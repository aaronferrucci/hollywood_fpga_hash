==> flow/design.v <==
`default_nettype none
`timescale 1ns / 1ns
module hollywood_unhash_core #(
    parameter R4 = 16'hFEB1,
    parameter R6 = 16'h9298
  )
  (
    input wire in_valid,
    input wire in_channel,
    input wire [15:0] in_data,
    output reg out_valid,
    output reg out_data,  
    input wire clk,
    input wire reset
  );
  reg [15:0] r4, r6;
  wire [15:0] swapped = {in_data[7:0], in_data[15:8]};
  wire [15:0] next_r4, preswap_next_r6, next_r6;
  assign next_r4 = r6 ^ swapped;
  assign preswap_next_r6 = r4 + swapped;
  assign next_r6 = {preswap_next_r6[7:0], preswap_next_r6[15:8]};
  always @(posedge clk or posedge reset) begin
    if (reset) begin
      r4 <= '0;
      r6 <= '0;
    end
    else begin
      if (in_valid) begin
        if (in_channel) begin
          r4 <= '0;
          r6 <= '0;
        end
        else begin
          r4 <= next_r4;
          r6 <= next_r6;
        end
      end
    end
  end
  always @(posedge clk or posedge reset) begin
    if (reset) begin
      out_valid <= '0;
    end
    else begin
      out_valid <= (r6 == R6) && (r4 == R4);
    end
  end
  always @(posedge clk or posedge reset) begin
    if (reset) begin
      out_data <= '0;
    end
    else begin
        out_data <= '0;
    end
  end
endmodule
`default_nettype wire
# Tool chain data of hollywood_unhash_core
# The steps from the RTL of hollywood_unhash_core to its reports follow in flow order.
# Lines are those of the file above, counted from 1.
# Operators carry their Yosys type and port widths (W data, S select, Z words).
# Library cell names are shortened.
setup:
  design: "hollywood_unhash_core"
  clock: "clk"
  library: "sky130hd"
  pvt_corner: "tt_025C_1v80"

# Word level
# Counts by Yosys on the flattened word-level netlist (proc, flatten, opt, wreduce; memories kept). Register bits leave out memories and registers merged into their read ports (data or address); mux counts leave out enables and synchronous resets folded into registers. Print and check cells are left out. Cells with the same type and inputs are merged into one.
word_totals:
  register_bits: 33
  latchBits: 0
  ramBits: 0
  rom_bits: 0
  clocked_rd_ports_x_width: 0
  n_memories: 0
  out_inout_bits: 2
  elab_cells: 10
classes:
  addsub: 1
  n_mul: 0
  div: 0
  cmp: 0
  n_eq: 2
  n_shift: 0
  muxes: 2
  n_logic: 1
  reduce_and_logical: 1
ops:
  columns: ["cell", "count"]
  rows:
  - ["$eq A16 B16 Y1 const B", 2]
  - ["$mux W16", 2]
  - ["$add A16 B16 Y16", 1]
  - ["$xor A16 B16 Y16", 1]
  - ["$logic_and A1 B1 Y1", 1]

# Logic depth
# Yosys ltp: most cells in a row. Word level: on the elaborated netlist, between registers, memories and ports. Mapped: between sequential cells and ports; inverters and the memories' decode and read muxes count.
logic_depth:
  depth_word: 2
  ABC_AREA: 1
  mapped_depth: 11
  depth_no_buf: 11

# Synthesis result
# The flow's flattened synthesis, as Yosys stat reports it; memories are mapped. The netlist is that of the ABC_AREA named above (0 if unset); the other value can give another one.
# Totals and module areas in this step are rounded.
by_type:
  columns: ["cell_type", "count", "area_total_um2"]
  rows:
  - ["dfrtp_1", 33, 825.792]
  - ["nand2_1", 121, 454.186]
  - ["inv_1", 56, 210.202]
  - ["ha_1", 15, 187.68]
  - ["a32o_1", 11, 110.106]
  - ["nand3_1", 21, 105.101]
  - ["o22ai_2", 6, 75.072]
  - ["or2_2", 12, 75.072]
  - ["nor2_1", 16, 60.058]
  - ["o21ai_2", 6, 52.55]
  - ["a21oi_1", 9, 45.043]
  - ["nand4_1", 7, 43.792]
  - ["buf_6", 3, 33.782]
  - ["o21ai_0", 6, 30.029]
  - ["nand3b_1", 3, 22.522]
  - ["buf_12", 1, 20.019]
  - ["fa_1", 1, 20.019]
  - ["nor3_1", 3, 15.014]
# Not listed: further types 11, cells in them 15.
synth_totals:
  stdcells: 345
  yosys_area_um2: 2480
  seqArea_um2: 826
  ff_cells: 33

# Path before layout
# OpenSTA on the mapped netlist: ideal clock, no wires. The path of least setup slack (recovery checks aside). Input and output delay are each 20% of the period. Register names are those of the netlist, which keeps one name where synthesis merged equal registers.
synth_path:
  path_kind: "input -> register"
  from: "input in_data[8]"
  to: "register r6[4]"
  tclk_ns: 2.18
  input_delay_ns: 0.436
  setup_time_ns: 0.117
  arrival_time_ns: 1.548
  setup_slack_ns: 0.514
  delay_ns: 1.229
  stages: 11
  synth_period_reached_ns: 1.666
# "delay_ns" = arrival - input delay + setup time.
# "stages": output pins that drive a net of the path, with the launching flip-flop's if there is one; two outputs of one cell count as two.
# "synth_period_reached_ns" is the clock period less the worst setup slack; recovery checks do not enter. This is arithmetic on one report: input and output delays are still those of the set period (20% each).
# Between the ends stands the longest chain of elaborated cells between them, by number of cells; it is not shown to be the way that was timed. Of several equally long chains one is given.
# A line is the first line of the expression or statement that the cell stems from. Yosys adds cells for indexed reads and writes and turns some case tables into memories.
# At most two assigning lines are given for a register; there are more.
synth_between:
  path_cell_list: "ha_1 -> inv_1 -> fa_1 -> inv_1 -> nand3_1 -> nand3_1 -> nand3_1 -> nand3_1 -> nand2_1 -> nand3_1 -> nand2_1"
  elab_chain_len: 2
synth_rtl:
  columns: ["item", "line_no", "rtl"]
  rows:
  - ["start: declaration", 10, "input wire [15:0] in_data,"]
  - ["$add A16 B16 Y16", 20, "assign preswap_next_r6 = r4 + swapped;"]
  - ["$mux W16", 29, "if (in_channel) begin"]
  - ["end: assignment", 31, "r6 <= '0;"]
  - ["end: assignment", 35, "r6 <= next_r6;"]
  - ["end: declaration", 16, "reg [15:0] r4, r6;"]

# Timing after layout
# From the final timing report of flow run A: the path of least setup slack in the routed layout; clock arrival at registers is part of the times.
layout_path:
  path_kind: "register -> register"
  from: "register r4[0]"
  to: "register r6[0]"
  tclk_ns: 2.06
  setup_time_ns: 0.10
  arrival_time_ns: 2.22
  setup_slack_ns: 0.12
  stages: 12
# Between the ends stands the longest chain of elaborated cells between them, by number of cells; it is not shown to be the way that was timed. Of several equally long chains one is given.
# At most two assigning lines are given for a register; there are more.
layout_between:
  path_cell_list: "dfrtp_1 -> ha_2 -> inv_1 -> fa_2 -> inv_2 -> nand3_2 -> nand3_2 -> nand2_1 -> nand3_2 -> nand2_1 -> nand2_2 -> o21ai_2"
  elab_chain_len: 2
layout_rtl:
  columns: ["item", "line_no", "rtl"]
  rows:
  - ["start: declaration", 16, "reg [15:0] r4, r6;"]
  - ["start: assignment", 24, "r4 <= '0;"]
  - ["start: assignment", 34, "r4 <= next_r4;"]
  - ["$add A16 B16 Y16", 20, "assign preswap_next_r6 = r4 + swapped;"]
  - ["$mux W16", 29, "if (in_channel) begin"]
  - ["end: assignment", 31, "r6 <= '0;"]
  - ["end: assignment", 35, "r6 <= next_r6;"]
  - ["end: declaration", 16, null]

Memo
Re: implementation data of hollywood_unhash_core

Top module hollywood_unhash_core; platform sky130hd; tools Yosys and OpenROAD; 2 stored runs in no particular order. Input and output delays are each 20% of the period that was set; the output load is 0.01 pF.
"achieved_clock_period_ns" means the clock period less the worst setup slack. The figure is calculated, with input and output delays left at 20% of the set period.
"worst_path_time_ns" means the part of the period allowed to the worst setup path (the constraints hold back 20% at inputs and 20% at outputs) less its slack; where the path has registers, the arrival times of their clocks count too.
"totalPower_mw" rests on the timing tool's default activity at the inputs, not on a simulated workload.
The results are shown rounded.

--- flow run A ---
==> flow/run.sh <==
#!/bin/bash
# the make line also repeats the synthesis and layout settings of config.mk as NAME=value (left out here)
make -C /OpenROAD-flow-scripts/flow DESIGN_CONFIG=/design/flow/config.mk WORK_HOME=/design/flow/orfs CLKGATE_MAP_FILE= finish
==> flow/config.mk <==
export PLATFORM = sky130hd
export DESIGN_NAME = hollywood_unhash_core
export DESIGN_NICKNAME = hollywood_unhash_core
export VERILOG_FILES = /design/flow/design.v
export SDC_FILE = /design/flow/constraint.sdc
export NUM_CORES = 4
export LEC_CHECK = 0
export ABC_AREA = 1
export CAP_MARGIN = 30
export CELL_PAD_IN_SITES_GLOBAL_PLACEMENT = 0
export CORE_ASPECT_RATIO = 1.14
export CORE_MARGIN = 2
export CORE_UTILIZATION = 72
export CTS_CLUSTER_DIAMETER = 165
export CTS_CLUSTER_SIZE = 26
export GPL_ROUTABILITY_DRIVEN = 0
export GPL_TIMING_DRIVEN = 0
export MAX_ROUTING_LAYER = met5
export PLACE_DENSITY_LB_ADDON = 0.03
export SETUP_SLACK_MARGIN = 0.35
export SLEW_MARGIN = 5
==> flow/constraint.sdc <==
create_clock -name core_clock -period 2.06 [get_ports {clk}]
set_input_delay 0.4120 -clock core_clock [delete_from_list [all_inputs] [get_ports {clk}]]
set_output_delay 0.4120 -clock core_clock [all_outputs]
set_load 0.01 [all_outputs]

==> results, as YAML <==
results:
  synthesis_area_um2: 2480
  final_die_area_um2: 3930
  final_stdcell_area_um2: 3100
  finalUtil_pct: 95.5
  worst_setup_slack_ns: 0.121
  tns_setup_ns: 0.000
  totalPower_mw: 2.23
  achieved_clock_period_ns: 1.939
  worst_path_time_ns: 1.94
  critical_path_kind: "register -> register"

--- flow run B ---
==> flow/run.sh <==
#!/bin/bash
# the make line also repeats the synthesis and layout settings of config.mk as NAME=value (left out here)
make -C /OpenROAD-flow-scripts/flow DESIGN_CONFIG=/design/flow/config.mk WORK_HOME=/design/flow/orfs CLKGATE_MAP_FILE= finish
==> flow/config.mk <==
export PLATFORM = sky130hd
export DESIGN_NAME = hollywood_unhash_core
export DESIGN_NICKNAME = hollywood_unhash_core
export VERILOG_FILES = /design/flow/design.v
export SDC_FILE = /design/flow/constraint.sdc
export NUM_CORES = 4
export LEC_CHECK = 0
export CAP_MARGIN = 20
export CELL_PAD_IN_SITES_GLOBAL_PLACEMENT = 3
export CORE_MARGIN = 6
export CORE_UTILIZATION = 22
export CTS_CLUSTER_SIZE = 68
export GPL_TIMING_DRIVEN = 0
export MAX_ROUTING_LAYER = met5
export PLACE_DENSITY = 0.67
export SETUP_SLACK_MARGIN = -0.04
export SLEW_MARGIN = 20
export TNS_END_PERCENT = 25
==> flow/constraint.sdc <==
create_clock -name core_clock -period 1.54 [get_ports {clk}]
set_input_delay 0.3080 -clock core_clock [delete_from_list [all_inputs] [get_ports {clk}]]
set_output_delay 0.3080 -clock core_clock [all_outputs]
set_load 0.01 [all_outputs]

==> results, as YAML <==
results:
  synthesis_area_um2: 2280
  final_die_area_um2: 12900
  final_stdcell_area_um2: 3170
  finalUtil_pct: 32.0
  worst_setup_slack_ns: -0.488
  tns_setup_ns: -4.77
  totalPower_mw: 3.48
  achieved_clock_period_ns: 2.028
  worst_path_time_ns: 2.03
  critical_path_kind: "register -> register"
