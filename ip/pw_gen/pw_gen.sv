==> flow/design.v <==
`default_nettype none
`timescale 1ns / 1ns
module pw_gen #(
  parameter 
    PW1_RESET = 16'b0,
    PW2_RESET = 16'b0,
    PW3_RESET = 8'b0,
    PW3_FINAL = 8'hFF) (
    input wire in_write,
    input wire in_read,
    input wire in_addr,  
    input wire [31:0] in_writedata,
    output reg [31:0] in_readdata,
    output reg out_valid,
    output reg out_channel,
    output reg [15:0] out_data,
    input wire req_valid,
    input wire req_data,  
    output reg store_write,
    output reg [5:0] store_addr,
    output reg [15:0] store_writedata,
    input wire store_waitrequest,
    input wire clk,
    input wire reset
);
  reg [15:0] pw1;
  reg [15:0] pw2;
  reg [7:0] pw3;
  typedef enum {
    ST_IDLE,
    ST_MGMT,
    ST1,
    ST2,
    ST3
  } t_state;
  t_state state, p1_state;
  reg p1_channel;
  reg p1_valid;
  reg [15:0] p1_data;
  reg [15:0] p_pw1;
  reg [15:0] p_pw2;
  reg [7:0] p_pw3;
  reg run;
  reg pw1_overflow, pw2_overflow, pw3_overflow;
  always_comb begin : state_transition
    p1_state = ST_IDLE;
    p1_channel = '0;
    p1_data = '0;
    p1_valid = '0;
    p_pw1 = pw1;
    p_pw2 = pw2;
    p_pw3 = pw3;
    case (state)
      ST_IDLE: begin
        if (run) begin
          p1_state = ST1;
          p1_channel = '0;
          p_pw1 = pw1 + 1'b1;
          p1_valid = '1;
        end
        else begin
          p_pw1 = PW1_RESET[15:0];
          p_pw2 = PW2_RESET[15:0];
          p_pw3 = PW3_RESET[7:0];
        end
      end
      ST1: begin
        p1_state = ST2;
        p1_channel = '0;
        p1_valid = '1;
        p1_data = pw2;
        if (pw1_overflow)
          p_pw2 = pw2 + 1'b1;
      end
      ST2: begin
        p1_state = ST3;
        p1_channel = '0;
        p1_valid = '1;
        p1_data = {pw3, 8'b0};
        if (pw2_overflow)
          p_pw3 = pw3 + 1'b1;
      end
      ST3: begin
        p1_state = ST_MGMT;
        p1_channel = '1;
        p1_data = '0;
        p1_valid = '1;
      end
      ST_MGMT: begin
        if (run) begin
          p1_state = ST1;
          p1_channel = '0;
          p1_valid = '1;
          p1_data = pw1;
          p_pw1 = pw1 + 1'b1;
        end
        else begin
          p1_state = ST_IDLE;
        end
      end
    endcase
  end
  always @*
    in_readdata = { {31 {1'b0}}, run};
  always @(posedge clk or posedge reset) begin
    if (reset) begin
      run <= '0;
    end
    else begin
      if (in_write) begin
        run <= in_writedata[0];
      end
      else if (pw3_overflow) begin
        run <= '0;
      end
    end
  end
  always @(posedge clk or posedge reset) begin
    if (reset) begin
      pw1 <= PW1_RESET[15:0];
      pw2 <= PW2_RESET[15:0];
      pw3 <= PW3_RESET[7:0];
      pw1_overflow <= '0;
      pw2_overflow <= '0;
      pw3_overflow <= '0;
    end
    else begin
      pw1 <= p_pw1;
      pw2 <= p_pw2;
      pw3 <= p_pw3;
      pw1_overflow <= pw1 == 16'hFFFF;
      pw2_overflow <= pw1_overflow && (pw2 == 16'hFFFF);
      pw3_overflow <= pw1_overflow && pw2_overflow && (pw3 == PW3_FINAL);
    end
  end
  always @(posedge clk or posedge reset) begin
    if (reset) begin
      state <= ST_IDLE;
      out_channel <= '1;
      out_data <= '0;
      out_valid <= '0;
    end
    else begin
      state <= p1_state;
      out_channel <= p1_channel;
      out_data <= p1_data;
      out_valid <= p1_valid;
    end
  end
  reg received_req;
  always @(posedge clk or posedge reset) begin
    if (reset) begin
      store_write <= '0;
      store_writedata <= '0;
      store_addr <= '0;
      received_req <= '0;
    end
    else begin
      store_write <= p1_valid;
      store_writedata <= p1_data;
      if (req_valid)
        received_req <= '1;
      else if (state == ST_MGMT)
        received_req <= '0;
      if (p1_valid) begin
        if (state == ST_IDLE) begin
          store_addr <= '0;
        end
        else if (!received_req && (state == ST_MGMT)) begin
          store_addr &= 6'b1111_00;
        end
        else begin
          store_addr <= store_addr + 6'h1;
        end
      end
    end
  end
endmodule
`default_nettype wire
# Tool chain data of pw_gen
# The steps from the RTL of pw_gen to its reports follow in flow order.
# Line numbers count from 1 in the design file above.
# Operators carry their Yosys type and port widths (W data, S select, Z words).
# Library cell names are shortened.
# Not given: --
[setup] design="pw_gen" clk_port="clk" library="sky130hd" corner="tt_025C_1v80"

# Elaborated design
# Source: Yosys, flattened and elaborated, memories not mapped. Widths are those after wreduce. Registers that Yosys merges into a memory's read port (data or address) are not register bits. Print and check cells do not count.
[bits] word_cells=69 register_bits=72 output_inout_bits=73 inputBits=40
[op_classes] n_mux=22 reduce_logical=17 eq_ne=12 addsub=4
[op_table] op="$mux W16" n=5
[op_table] op="$pmux W16 S2" n=2
[op_table] op="$pmux W16 S3" n=1
[op_table] op="$add A16 B1 Y16 const B" n=2
[op_table] op="$eq A16 B16 Y1 const B" n=2
[op_table] op="$logic_not A32 Y1" n=1
[op_table] op="$pmux W8 S2" n=1
[op_table] op="$mux W8" n=2
[op_table] op="$pmux W3 S4" n=1
[op_table] op="$mux W6" n=2
[op_table] op="$ne A2 B2 Y1 const B" n=5
[op_table] op="$reduce_bool A2 Y1" n=5
[op_table] op="$add A8 B1 Y8 const B" n=1
[op_table] op="$eq A8 B8 Y1 const B" n=1
[op_table] op="$eq A3 B2 Y1 const B" n=2
[op_table] op="$reduce_and A3 Y1" n=2
[op_table] op="$add A6 B1 Y6 const B" n=1
[op_table] op="$mux W1" n=6
[op_table] op="$logic_and A1 B1 Y1" n=4
[op_table] op="$reduce_and A2 Y1" n=2
[op_table] op="$eq A3 B1 Y1 const B" n=1
[op_table] op="$eq A3 B3 Y1 const B" n=1
[op_table] op="$reduce_or A3 Y1" n=1
[op_table] op="$reduce_or A2 Y1" n=1
[op_table] op="$pmux W1 S2" n=1
[op_table] op="$mux W2" n=1
[op_table] op="$logic_not A1 Y1" n=1

# Longest topological paths
# Longest topological path by Yosys (ltp), each cell counted once; first at word level (registers and memories cut), then after technology mapping (sequential cells cut; the memories' decode and read muxes count).
[depth] word_depth=4 abc_area=0 depth_mapped=7

# Mapped cells and area
# Source: synth_stat.txt of the flow (Yosys; design flattened, memories mapped). It holds for the ABC_AREA given above (unset counts as 0); a run with the other value may have another netlist.
[mapped] buffers=71 flip_flops=74 stdcells=394 yosys_area_mm2=0.0038024
[by_type] type="dfrtp_1" n=72
[by_type] type="buf_4" n=49
[by_type] type="o21ai_0" n=35
[by_type] type="nand2_1" n=29
[by_type] type="xnor2_1" n=10
[by_type] type="nand4_1" n=13
[by_type] type="a21oi_1" n=16
[by_type] type="a222oi_1" n=8
[by_type] type="nand3_1" n=16
[by_type] type="a22o_1" n=9
[by_type] type="clkbuf_1" n=19
[by_type] type="inv_1" n=17
[by_type] type="nor2_1" n=17
[by_type] type="or3_1" n=10
[by_type] type="dfstp_2" n=2
[by_type] type="ha_1" n=4
[by_type] type="mux2i_1" n=4
[by_type] type="nor4_1" n=6
# Not listed: further types 23, cells in them 58.

# Path before layout
# OpenSTA on the mapped netlist: ideal clock, no wires. The path of least setup slack (recovery checks aside). Input and output delay are each 20% of the period. Register names are those of the netlist, which keeps one name where synthesis merged equal registers.
[synth_timing] kind="register -> register" from="reg state" to="reg pw2[13]" arrival_time_ns=1.907 path_buffers=2 launch_ns=0.000 driving_pins=7 clock_period_ns=3.59 delay_ns=1.985 setup_ns=0.078 path_slack_ns=1.605 synth_period_reached_ns=1.985
# "delay_ns" is the arrival time less input delay plus setup time.
# "driving_pins": output pins that drive a net of the path, with the launching flip-flop's if there is one; two outputs of one cell count as two.
# "synth_period_reached_ns" = period - worst setup slack (recovery checks aside). The figure is calculated, with input and output delays left at 20% of the set period.
# Where an end lacks its bit number, it is one bit of the signal, or one of the new flip-flops if synthesis recoded a state register.
[synth_between] path_cell_list="dfstp_2 -> buf_2 -> mux2i_1 -> or3_1 -> buf_2 -> or4_1 -> a21oi_1"
[synth_rtl] element="from (decl)" line_no=36 source="t_state state, p1_state;"
[synth_rtl] element="from (assign)" line_no=138 source="state <= ST_IDLE;"
[synth_rtl] element="from (assign)" line_no=144 source="state <= p1_state;"
[synth_rtl] element="to (assign)" line_no=121 source="pw2 <= PW2_RESET[15:0];"
[synth_rtl] element="to (assign)" line_no=129 source="pw2 <= p_pw2;"
[synth_rtl] element="to (decl)" line_no=27 source="reg [15:0] pw2;"
# No chain of elaborated cells between the ends is given.

# Path in the finished layout
# From the final timing report of record 1: the path of least setup slack in the routed layout; clock arrival at registers is part of the times.
[layout_timing] kind="register -> register" from="reg state" to="reg pw2[10]" arrival_time_ns=2.20 driving_pins=6 path_buffers=1 launch_ns=0.35 setup_ns=0.06 path_slack_ns=0.58 clock_period_ns=2.5
# Where an end lacks its bit number, it is one bit of the signal, or one of the new flip-flops if synthesis recoded a state register.
[layout_between] path_cell_list="dfstp_4 -> mux2i_4 -> or3_4 -> buf_4 -> or3_4 -> a21oi_2"
[layout_rtl] element="from (decl)" line_no=36 source="t_state state, p1_state;"
[layout_rtl] element="from (assign)" line_no=138 source="state <= ST_IDLE;"
[layout_rtl] element="from (assign)" line_no=144 source="state <= p1_state;"
[layout_rtl] element="to (assign)" line_no=121 source="pw2 <= PW2_RESET[15:0];"
[layout_rtl] element="to (assign)" line_no=129 source="pw2 <= p_pw2;"
[layout_rtl] element="to (decl)" line_no=27 source="reg [15:0] pw2;"
# No chain of elaborated cells between the ends is given.

# Top module pw_gen; platform sky130hd; tools Yosys and OpenROAD; 2 stored runs in no particular order. Input and output delays are each 20% of the period that was set; the output load is 0.01 pF.
# "achieved_period_ns" means the clock period less the worst setup slack. The figure is calculated, with input and output delays left at 20% of the set period.
# "worst_path_ns" is the time allowed to the run's worst setup path (the clock period less input and output delay, where it has them) less its slack. Clock arrival times count: a late capture clock shortens it, a late launch clock lengthens it.
# "total_power_w": no workload was simulated; the value follows from the tool's default switching activity.
run="record 1" settings period_ns=2.5 CORE_UTILIZATION=46 SETUP_SLACK_MARGIN=0.65 PLACE_DENSITY_LB_ADDON=0.06 CELL_PAD_IN_SITES_DETAIL_PLACEMENT=1 GPL_TIMING_DRIVEN=1 CAP_MARGIN=20 CORE_MARGIN=2 SLEW_MARGIN=20
run="record 1" results worst_path_ns=1.92 worst_path_kind="register -> register" worstSetupSlack_ns=0.584 ws_hold_ns=0.416 finalCellArea_mm2=0.0045906 total_power_w=0.002246 design.die.area_mm2=0.0090089 achieved_period_ns=1.916 tns_setup_ns=0.000 synth_chip_area_mm2=0.0038024 post_route_util_pct=56.7
run="record 2" settings period_ns=2.72 CORE_UTILIZATION=68 SETUP_SLACK_MARGIN=0.67 PLACE_DENSITY=0.61 CTS_CLUSTER_DIAMETER=212 CAP_MARGIN=20 CORE_MARGIN=2 SLEW_MARGIN=20
run="record 2" results worst_path_ns=1.45 worst_path_kind="register -> output" worstSetupSlack_ns=0.724 ws_hold_ns=0.406 finalCellArea_mm2=0.0043579 total_power_w=0.002116 design.die.area_mm2=0.0062063 achieved_period_ns=1.996 tns_setup_ns=0.000 synth_chip_area_mm2=0.0038024 post_route_util_pct=80.1
